==> flow/design.v <==
module mac(input clk,rst,input [15:0] x,y,output [31:0]acc);
wire[31:0] w1,x1;
reg [15:0] in1,in2;
always@(posedge clk)
begin
in1<=x;in2<=y;
 if(rst)begin in1<=16'd0;in2<=16'd0;end
end
vm16bit v01(in1,in2,w1);
assign acc=w1+x1;
pipo p1(acc,clk,rst,x1);
endmodule
module pipo(input[31:0]rin,input clk,rst,output reg [31:0]rout);
always@(posedge clk )
 begin
  if(rst) rout<=31'd0;
  else rout<=rin;
 end
endmodule
module vm16bit(a,b,z);
  input [15:0] a,b;
  output [31:0] z;
  wire [63:0] s;
  wire c1,c2,c3;
  wire [15:0] s1;
  wire [15:0]sp;
  vm8bit v1(a[7:0],b[7:0],s[15:0]);
  vm8bit v2(a[7:0],b[15:8],s[31:16]);
  vm8bit v3(a[15:8],b[7:0],s[47:32]);
  vm8bit v4(a[15:8],b[15:8],s[63:48]);
  rca16 a1(s[31:16], s[47:32], 1'b0, s1[15:0], c1);
  rca16 a2(s1[15:0], {8'd0,s[15:8]} ,1'b0, sp[15:0],c2);
  rca16 a3(s[63:48], {6'd0,(c1&c2),(c1^c2),sp[15:8]}, 1'b0, z[31:16],c3);
  assign z[7:0]=s[7:0];
  assign z[15:8]=sp[7:0];
endmodule
module vm8bit(a,b,z);
  input [7:0] a,b;
  output [15:0] z;
  wire [31:0] s;
  wire c1,c2,c3;
  wire [7:0] s1;
  wire [7:0]sp;
  vm4bit v1(a[3:0],b[3:0],s[7:0]);
  vm4bit v2(a[3:0],b[7:4],s[15:8]);
  vm4bit v3(a[7:4],b[3:0],s[23:16]);
  vm4bit v4(a[7:4],b[7:4],s[31:24]);
  rca8 a1(s[15:8], s[23:16], 1'b0, s1[7:0], c1);
  rca8 a2(s1[7:0], {1'b0,1'b0,1'b0,1'b0,s[7:4]} ,1'b0, sp[7:0],c2);
  rca8 a3(s[31:24], {2'b00,(c1&c2),(c1^c2),sp[7:4]}, 1'b0, z[15:8],c3);
  assign z[3:0]=s[3:0];
  assign z[7:4]=sp[3:0];
endmodule
module vm4bit(a,b,z);
  input [3:0] a,b;
  output [7:0] z;
  wire [15:0] s;
  wire c1,c2,c3;
  wire [3:0] s1;
  wire [3:0]sp;
  vm2bit v1(a[1:0],b[1:0],s[3:0]);
  vm2bit v2(a[1:0],b[3:2],s[7:4]);
  vm2bit v3(a[3:2],b[1:0],s[11:8]);
  vm2bit v4(a[3:2],b[3:2],s[15:12]);
  rca4 a1(s[11:8],s[7:4],1'b0,s1[3:0],c1);
  rca4 a2(s1[3:0],{1'b0,1'b0,s[3],s[2]},1'b0,sp[3:0],c2);
  rca4 a3(s[15:12],{(c1&c2),(c1^c2),sp[3:2]},1'b0,z[7:4],c3);
  assign z[1:0]=s[1:0];
  assign z[3:2]=sp[1:0];
endmodule
module vm2bit(a,b,z);
  input [1:0] a,b;
  output [3:0] z;
  reg p[1:0][1:0];
  wire [1:0] s,c;
  integer i,j;
  always @(a,b) begin
    for(i=0;i<2;i=i+1) 
      for(j=0;j<2;j=j+1)
        p[j][i] = a[j] & b[i];end 
  ha h1(p[0][1],p[1][0],s[0],c[0]);
  ha h2(c[0],p[1][1],s[1],c[1]);
  assign z[0]=p[0][0];
  assign z[1]=s[0];
  assign z[2]=s[1];
  assign z[3]=c[1];
endmodule 
module rca16(a,b,cin,s,cout);
  input [15:0] a,b;
  input cin;
  output [15:0] s;
  output cout;
  wire c1;
rca8 a1(a[7:0],b[7:0],cin,s[7:0],c1);
rca8 a2(a[15:8],b[15:8],c1,s[15:8],cout);
endmodule 
module rca8(a,b,cin,s,cout);
  input [7:0] a,b;
  input cin;
  output [7:0] s;
  output cout;
  wire c1;
  rca4 a1(a[3:0],b[3:0],cin,s[3:0],c1);
  rca4 a2(a[7:4],b[7:4],c1,s[7:4],cout);
endmodule 
module rca4(a,b,cin,s,cout);
  input [3:0] a,b;
  input cin;
  output [3:0] s;
  output cout;
  wire c1,c2,c3;
  fa f1(a[0],b[0],cin,s[0],c1);
  fa f2(a[1],b[1],c1,s[1],c2);
  fa f3(a[2],b[2],c2,s[2],c3);
  fa f4(a[3],b[3],c3,s[3],cout);
endmodule 
module fa(input a,b,cin,output sum,carry);
  assign sum = a ^ b ^ cin;
  assign carry = (a & b) | (b & cin) | (cin & a);
endmodule 
module ha(input a,b,output sum,carry);
  assign sum = a ^ b;
  assign carry = a & b;
endmodule
Tool chain data of mac

What the tools print for mac, step after step.
Lines are those of the file above, counted from 1.
Not given: --

Top: mac
Clock port: clk
Standard-cell library: sky130hd
Corner: tt_025C_1v80

After elaboration

Yosys after proc, flatten, opt, wreduce and memory -nomap, before mapping. Enables and synchronous resets that opt folds into registers are not counted as muxes. Print and check cells are not counted. Equal cells are merged and count once.

Bitwise gates (word level): 2,156
Add/subtract/negate cells: 1

Operators with widths:

| cell              | count |
| bitwise AND 1 bit | 1,094 |
| bitwise XOR 1 bit | 688 |
| OR 1 bit          | 374 |
| adder 32 bit      | 1 |

Input bits: 34
Output and inout bits: 32
Register bits: 64

Longest topological paths

Yosys ltp: most cells in a row. Word level: on the elaborated netlist, between registers, memories and ports. Mapped: between sequential cells and ports; inverters and the memories' decode and read muxes count.

Depth after elaboration: 82
ABC_AREA: 0
Depth in mapped cells: 52

Netlist

Yosys stat after the flow's synthesis: flattened, memories mapped to cells. It holds for the ABC_AREA given above (unset counts as 0); a run with the other value may have another netlist.

Standard cells after synthesis: 1,521
Area of sequential cells: 1,281.2 µm²
Flip-flops: 64
Synthesis area: 14,111.0 µm²

Cell types:

| cell                      | count | area in all (µm²) |
| sky130_fd_sc_hd__ha_1     | 308   | 3.85E+03 |
| sky130_fd_sc_hd__fa_1     | 188   | 3,763.61 |
| sky130_fd_sc_hd__and2_1   | 259   | 1.62E+03 |
| sky130_fd_sc_hd__dfxtp_1  | 64    | 1.28E+03 |
| sky130_fd_sc_hd__inv_1    | 316   | 1.19E+03 |
| sky130_fd_sc_hd__xnor2_1  | 47    | 411.645 |
| sky130_fd_sc_hd__nor2b_1  | 57    | 356.592 |
| sky130_fd_sc_hd__clkbuf_1 | 51    | 191.434 |
| sky130_fd_sc_hd__a21oi_1  | 31    | 155.149 |
| sky130_fd_sc_hd__o21ai_0  | 21    | 105.101 |
| sky130_fd_sc_hd__xor2_1   | 11    | 96.342 |
| sky130_fd_sc_hd__a21o_1   | 12    | 90.086 |
| sky130_fd_sc_hd__nand2_1  | 24    | 90.086 |
| sky130_fd_sc_hd__nor3_1   | 16    | 80.077 |
| sky130_fd_sc_hd__mux2_2   | 7     | 78.826 |
| sky130_fd_sc_hd__nor2_1   | 21    | 78.826 |
| sky130_fd_sc_hd__and4_1   | 7     | 61.309 |
| sky130_fd_sc_hd__a211oi_1 | 8     | 60.058 |

Not listed: further types 31, cells in them 73.
The figures by module come from a second, unflattened synthesis with its own total; it is not the netlist above.

Cells (unflattened synthesis): 1,264
Area (unflattened synthesis): 14,691.6 µm²

Each row is one instance without its submodules.

By module:

| module  | cells | area (µm²) | seq. area (µm²) | times used |
| fa      | 1     | 20.0       | 0.0             | 336 |
| mac     | 307   | 2,596.2    | 640.6           | 1 |
| vm2bit  | 6     | 40.0       | 0.0             | 64 |
| ha      | 1     | 12.5       | 0.0             | 128 |
| pipo    | 67    | 863.3      | 640.6           | 1 |
| vm4bit  | 2     | 16.3       | 0.0             | 16 |
| vm8bit  | 2     | 16.3       | 0.0             | 4 |
| vm16bit | 2     | 16.3       | 0.0             | 1 |
| rca16   | 0     | 0.0        | 0.0             | 3 |
| rca4    | 0     | 0.0        | 0.0             | 84 |
| rca8    | 0     | 0.0        | 0.0             | 18 |

Timing after synthesis

Path of least setup slack by OpenSTA after synthesis, without wires, with an ideal clock, recovery checks aside; 20% of the period is set as input and as output delay. Where synthesis merged equal registers, the netlist keeps one of their names.

Kind: register to output
Start point: register in2[0]
End point: output acc[31]
Path buffers: 1
Setup slack: 5,451 ps
Clock period: 23,500 ps
Delay of the path: 13,349 ps
Arrival time: 13,349 ps
Stages on the path: 51
Period reached after synthesis: 18,049 ps

"delay of the path" is the arrival time less input delay plus setup time.
A path that ends at an output port has no setup time.
"stages on the path": output pins that drive a net of the path, with the launching flip-flop's if there is one; two outputs of one cell count as two.
"period reached after synthesis" = period - worst setup slack (recovery checks aside). The figure is calculated, with input and output delays left at 20% of the set period.
The rows between start and end are the longest chain of elaborated cells between them; the timing report does not say that the signal goes this way. Where chains are equally long, one stands for them.
A line is the first line of the expression or statement that the cell stems from. Yosys adds cells for indexed reads and writes and turns some case tables into memories.

Cell sequence: sky130_fd_sc_hd__dfxtp_1 > sky130_fd_sc_hd__clkbuf_1 > sky130_fd_sc_hd__and2_1 > sky130_fd_sc_hd__ha_1 > sky130_fd_sc_hd__fa_1 > sky130_fd_sc_hd__fa_1 > sky130_fd_sc_hd__fa_1 > sky130_fd_sc_hd__ha_1 > sky130_fd_sc_hd__fa_1 > sky130_fd_sc_hd__inv_1 > sky130_fd_sc_hd__fa_1 > sky130_fd_sc_hd__fa_1 > sky130_fd_sc_hd__inv_1 > sky130_fd_sc_hd__fa_1 > sky130_fd_sc_hd__ha_1 > sky130_fd_sc_hd__ha_1 > sky130_fd_sc_hd__fa_1 > sky130_fd_sc_hd__inv_1 > [... 15 more ...] > sky130_fd_sc_hd__fa_1 > sky130_fd_sc_hd__fa_1 > sky130_fd_sc_hd__fa_1 > sky130_fd_sc_hd__fa_1 > sky130_fd_sc_hd__fa_1 > sky130_fd_sc_hd__fa_1 > sky130_fd_sc_hd__fa_1 > sky130_fd_sc_hd__inv_1 > sky130_fd_sc_hd__ha_1 > sky130_fd_sc_hd__ha_1 > sky130_fd_sc_hd__ha_1 > sky130_fd_sc_hd__ha_1 > sky130_fd_sc_hd__ha_1 > sky130_fd_sc_hd__and3_1 > sky130_fd_sc_hd__a221o_1 > sky130_fd_sc_hd__a211o_1 > sky130_fd_sc_hd__a21oi_1 > sky130_fd_sc_hd__xor2_1
Cells in the longest elaborated chain: 82
Elaborated cells between the ends (all ways): 773
Those cells by class: add/sub (1); logic (772)

Ends and longest elaborated chain, after synthesis:

| what                           | line | text |
| start: declaration             | 3    | `reg [15:0] in1,in2;` |
| start: assignment              | 6    | `in1<=x;in2<=y;` |
| start: assignment              | 7    | `if(rst)begin in1<=16'd0;in2<=16'd0;end` |
| bitwise AND 1 bit              | 80   | `p[j][i] = a[j] & b[i];end` |
| bitwise XOR 1 bit              | 122  | `assign sum = a ^ b;` |
| bitwise AND 1 bit              | 119  | `assign carry = (a & b) \| (b & cin) \| (cin & a);` |
| OR 1 bit (2 in a row)          | 119  |  |
| bitwise AND 1 bit              | 119  |  |
| OR 1 bit (2 in a row)          | 119  |  |
| bitwise XOR 1 bit (4 in a row) | 118  | `assign sum = a ^ b ^ cin;` |
| [... 57 more ...]              | --   |  |
| bitwise AND 1 bit              | 119  |  |
| OR 1 bit (2 in a row)          | 119  |  |
| bitwise AND 1 bit              | 119  |  |
| OR 1 bit (2 in a row)          | 119  |  |
| bitwise AND 1 bit (5 in a row) | 119  |  |
| bitwise XOR 1 bit              | 118  |  |
| adder 32 bit                   | 10   | `assign acc=w1+x1;` |
| end: declaration               | 1    | `module mac(input clk,rst,input [15:0] x,y,output [31:0]acc);` |

Worst path after layout

From the final timing report of run 1: the path of least setup slack in the routed layout; clock arrival at registers is part of the times.
The path's times are printed in steps of 10 ps; the period is the one set.

Kind: register to output
Start point: register in2[3]
End point: output acc[31]
Path buffers: 1
Setup slack: 1,960 ps
Arrival time: 15,160 ps
Stages on the path: 51
Clock period: 21,400 ps

The rows between start and end are the longest chain of elaborated cells between them; the timing report does not say that the signal goes this way. Where chains are equally long, one stands for them.

Cell sequence: sky130_fd_sc_hd__dfxtp_1 > sky130_fd_sc_hd__and2_1 > sky130_fd_sc_hd__ha_1 > sky130_fd_sc_hd__fa_1 > sky130_fd_sc_hd__fa_1 > sky130_fd_sc_hd__fa_1 > sky130_fd_sc_hd__ha_1 > sky130_fd_sc_hd__fa_1 > sky130_fd_sc_hd__inv_1 > sky130_fd_sc_hd__fa_1 > sky130_fd_sc_hd__fa_1 > sky130_fd_sc_hd__inv_1 > sky130_fd_sc_hd__fa_1 > sky130_fd_sc_hd__ha_1 > sky130_fd_sc_hd__ha_1 > sky130_fd_sc_hd__fa_1 > sky130_fd_sc_hd__inv_1 > sky130_fd_sc_hd__fa_1 > [... 15 more ...] > sky130_fd_sc_hd__fa_1 > sky130_fd_sc_hd__fa_1 > sky130_fd_sc_hd__fa_1 > sky130_fd_sc_hd__fa_1 > sky130_fd_sc_hd__fa_1 > sky130_fd_sc_hd__fa_1 > sky130_fd_sc_hd__inv_1 > sky130_fd_sc_hd__ha_1 > sky130_fd_sc_hd__ha_1 > sky130_fd_sc_hd__ha_1 > sky130_fd_sc_hd__ha_1 > sky130_fd_sc_hd__ha_1 > sky130_fd_sc_hd__and3_1 > sky130_fd_sc_hd__a221o_1 > sky130_fd_sc_hd__a211o_1 > sky130_fd_sc_hd__a21oi_1 > sky130_fd_sc_hd__xor2_1 > sky130_fd_sc_hd__clkdlybuf4s50_1
Cells in the longest elaborated chain: 82
Elaborated cells between the ends (all ways): 698
Those cells by class: add/sub (1); logic (697)

Ends and longest elaborated chain, after layout:

| what                           | line | text |
| start: declaration             | 3    | `reg [15:0] in1,in2;` |
| start: assignment              | 6    | `in1<=x;in2<=y;` |
| start: assignment              | 7    | `if(rst)begin in1<=16'd0;in2<=16'd0;end` |
| bitwise AND 1 bit              | 80   | `p[j][i] = a[j] & b[i];end` |
| bitwise XOR 1 bit              | 122  | `assign sum = a ^ b;` |
| bitwise AND 1 bit              | 119  | `assign carry = (a & b) \| (b & cin) \| (cin & a);` |
| OR 1 bit (2 in a row)          | 119  |  |
| bitwise AND 1 bit              | 119  |  |
| OR 1 bit (2 in a row)          | 119  |  |
| bitwise XOR 1 bit (4 in a row) | 118  | `assign sum = a ^ b ^ cin;` |
| [... 57 more ...]              | --   |  |
| bitwise AND 1 bit              | 119  |  |
| OR 1 bit (2 in a row)          | 119  |  |
| bitwise AND 1 bit              | 119  |  |
| OR 1 bit (2 in a row)          | 119  |  |
| bitwise AND 1 bit (5 in a row) | 119  |  |
| bitwise XOR 1 bit              | 118  |  |
| adder 32 bit                   | 10   | `assign acc=w1+x1;` |
| end: declaration               | 1    | `module mac(input clk,rst,input [15:0] x,y,output [31:0]acc);` |

==> runs of mac <==
Design mac on sky130hd. What follows are 2 stored runs of the flow, each under its own settings; their order means nothing. The constraints put input and output delay at 20% of the set period each and load the outputs with 0.01 pF.
By "clock period reached" is meant the clock period of the run minus its worst setup slack. This is arithmetic on one report: input and output delays are still those of the set period (20% each).
"worst setup path time" = time allowed to the worst setup path (clock period - input delay - output delay, where it has them) - its slack; a late launch clock adds to it, a late capture clock takes from it.
By "overall power" is meant OpenSTA's value without simulated activity: inputs other than the clock are taken to toggle once in ten clock periods, and the tool carries that through the logic.
"worst setup path time" is known to 10 ps.

## Run 1

==> flow/run.sh <==
#!/bin/bash
# the make line also repeats the synthesis and layout settings of config.mk as NAME=value (left out here)
make -C /OpenROAD-flow-scripts/flow DESIGN_CONFIG=/design/flow/config.mk WORK_HOME=/design/flow/orfs CLKGATE_MAP_FILE= finish
==> flow/config.mk <==
export PLATFORM = sky130hd
export DESIGN_NAME = mac
export DESIGN_NICKNAME = mac
export VERILOG_FILES = /design/flow/design.v
export SDC_FILE = /design/flow/constraint.sdc
export NUM_CORES = 4
export LEC_CHECK = 0
export ABC_AREA = 0
export CAP_MARGIN = 40
export CELL_PAD_IN_SITES_DETAIL_PLACEMENT = 1
export CELL_PAD_IN_SITES_GLOBAL_PLACEMENT = 2
export CORE_MARGIN = 2
export CORE_UTILIZATION = 25
export CTS_CLUSTER_DIAMETER = 342
export HOLD_SLACK_MARGIN = 0.23
export MIN_ROUTING_LAYER = met1
export PLACE_DENSITY_LB_ADDON = 0.27
export SLEW_MARGIN = 20
==> flow/constraint.sdc <==
create_clock -name core_clock -period 21.4 [get_ports {clk}]
set_input_delay 4.2800 -clock core_clock [delete_from_list [all_inputs] [get_ports {clk}]]
set_output_delay 4.2800 -clock core_clock [all_outputs]
set_load 0.01 [all_outputs]

| result of run 1 | value |
|---|---|
| overall power | 0.001221 W |
| clock period reached | 19,444 ps |
| standard-cell area after routing | 15,966.6 µm² |
| worst hold slack in the final report | 589 ps |
| sum of negative setup slack | 0 ps |
| cell area after synthesis | 14,111.0 µm² |
| full die area | 58,360.9 µm² |
| setup slack of the worst path | 1,956 ps |
| worst setup path time | 15,160 ps |
| critical path type | register to output |
| final design utilization | 28.5% |

## Run 2

==> flow/run.sh <==
#!/bin/bash
# the make line also repeats the synthesis and layout settings of config.mk as NAME=value (left out here)
make -C /OpenROAD-flow-scripts/flow DESIGN_CONFIG=/design/flow/config.mk WORK_HOME=/design/flow/orfs CLKGATE_MAP_FILE= finish
==> flow/config.mk <==
export PLATFORM = sky130hd
export DESIGN_NAME = mac
export DESIGN_NICKNAME = mac
export VERILOG_FILES = /design/flow/design.v
export SDC_FILE = /design/flow/constraint.sdc
export NUM_CORES = 4
export LEC_CHECK = 0
export CAP_MARGIN = 20
export CELL_PAD_IN_SITES_DETAIL_PLACEMENT = 0
export CELL_PAD_IN_SITES_GLOBAL_PLACEMENT = 1
export CORE_MARGIN = 2
export CORE_UTILIZATION = 36
export GPL_TIMING_DRIVEN = 0
export PLACE_DENSITY = 0.8
export SETUP_SLACK_MARGIN = 2.95
export SLEW_MARGIN = 20
==> flow/constraint.sdc <==
create_clock -name core_clock -period 11.8 [get_ports {clk}]
set_input_delay 2.3600 -clock core_clock [delete_from_list [all_inputs] [get_ports {clk}]]
set_output_delay 2.3600 -clock core_clock [all_outputs]
set_load 0.01 [all_outputs]

| result of run 2 | value |
|---|---|
| worst hold slack in the final report | 585 ps |
| final design utilization | 46.7% |
| sum of negative setup slack | -38,396 ps |
| full die area | 40,797.9 µm² |
| cell area after synthesis | 14,111.0 µm² |
| worst setup path time | 13,160 ps |
| critical path type | register to output |
| overall power | 0.0032 W |
| clock period reached | 15,516 ps |
| standard-cell area after routing | 18,046.1 µm² |
| setup slack of the worst path | -3,716 ps |
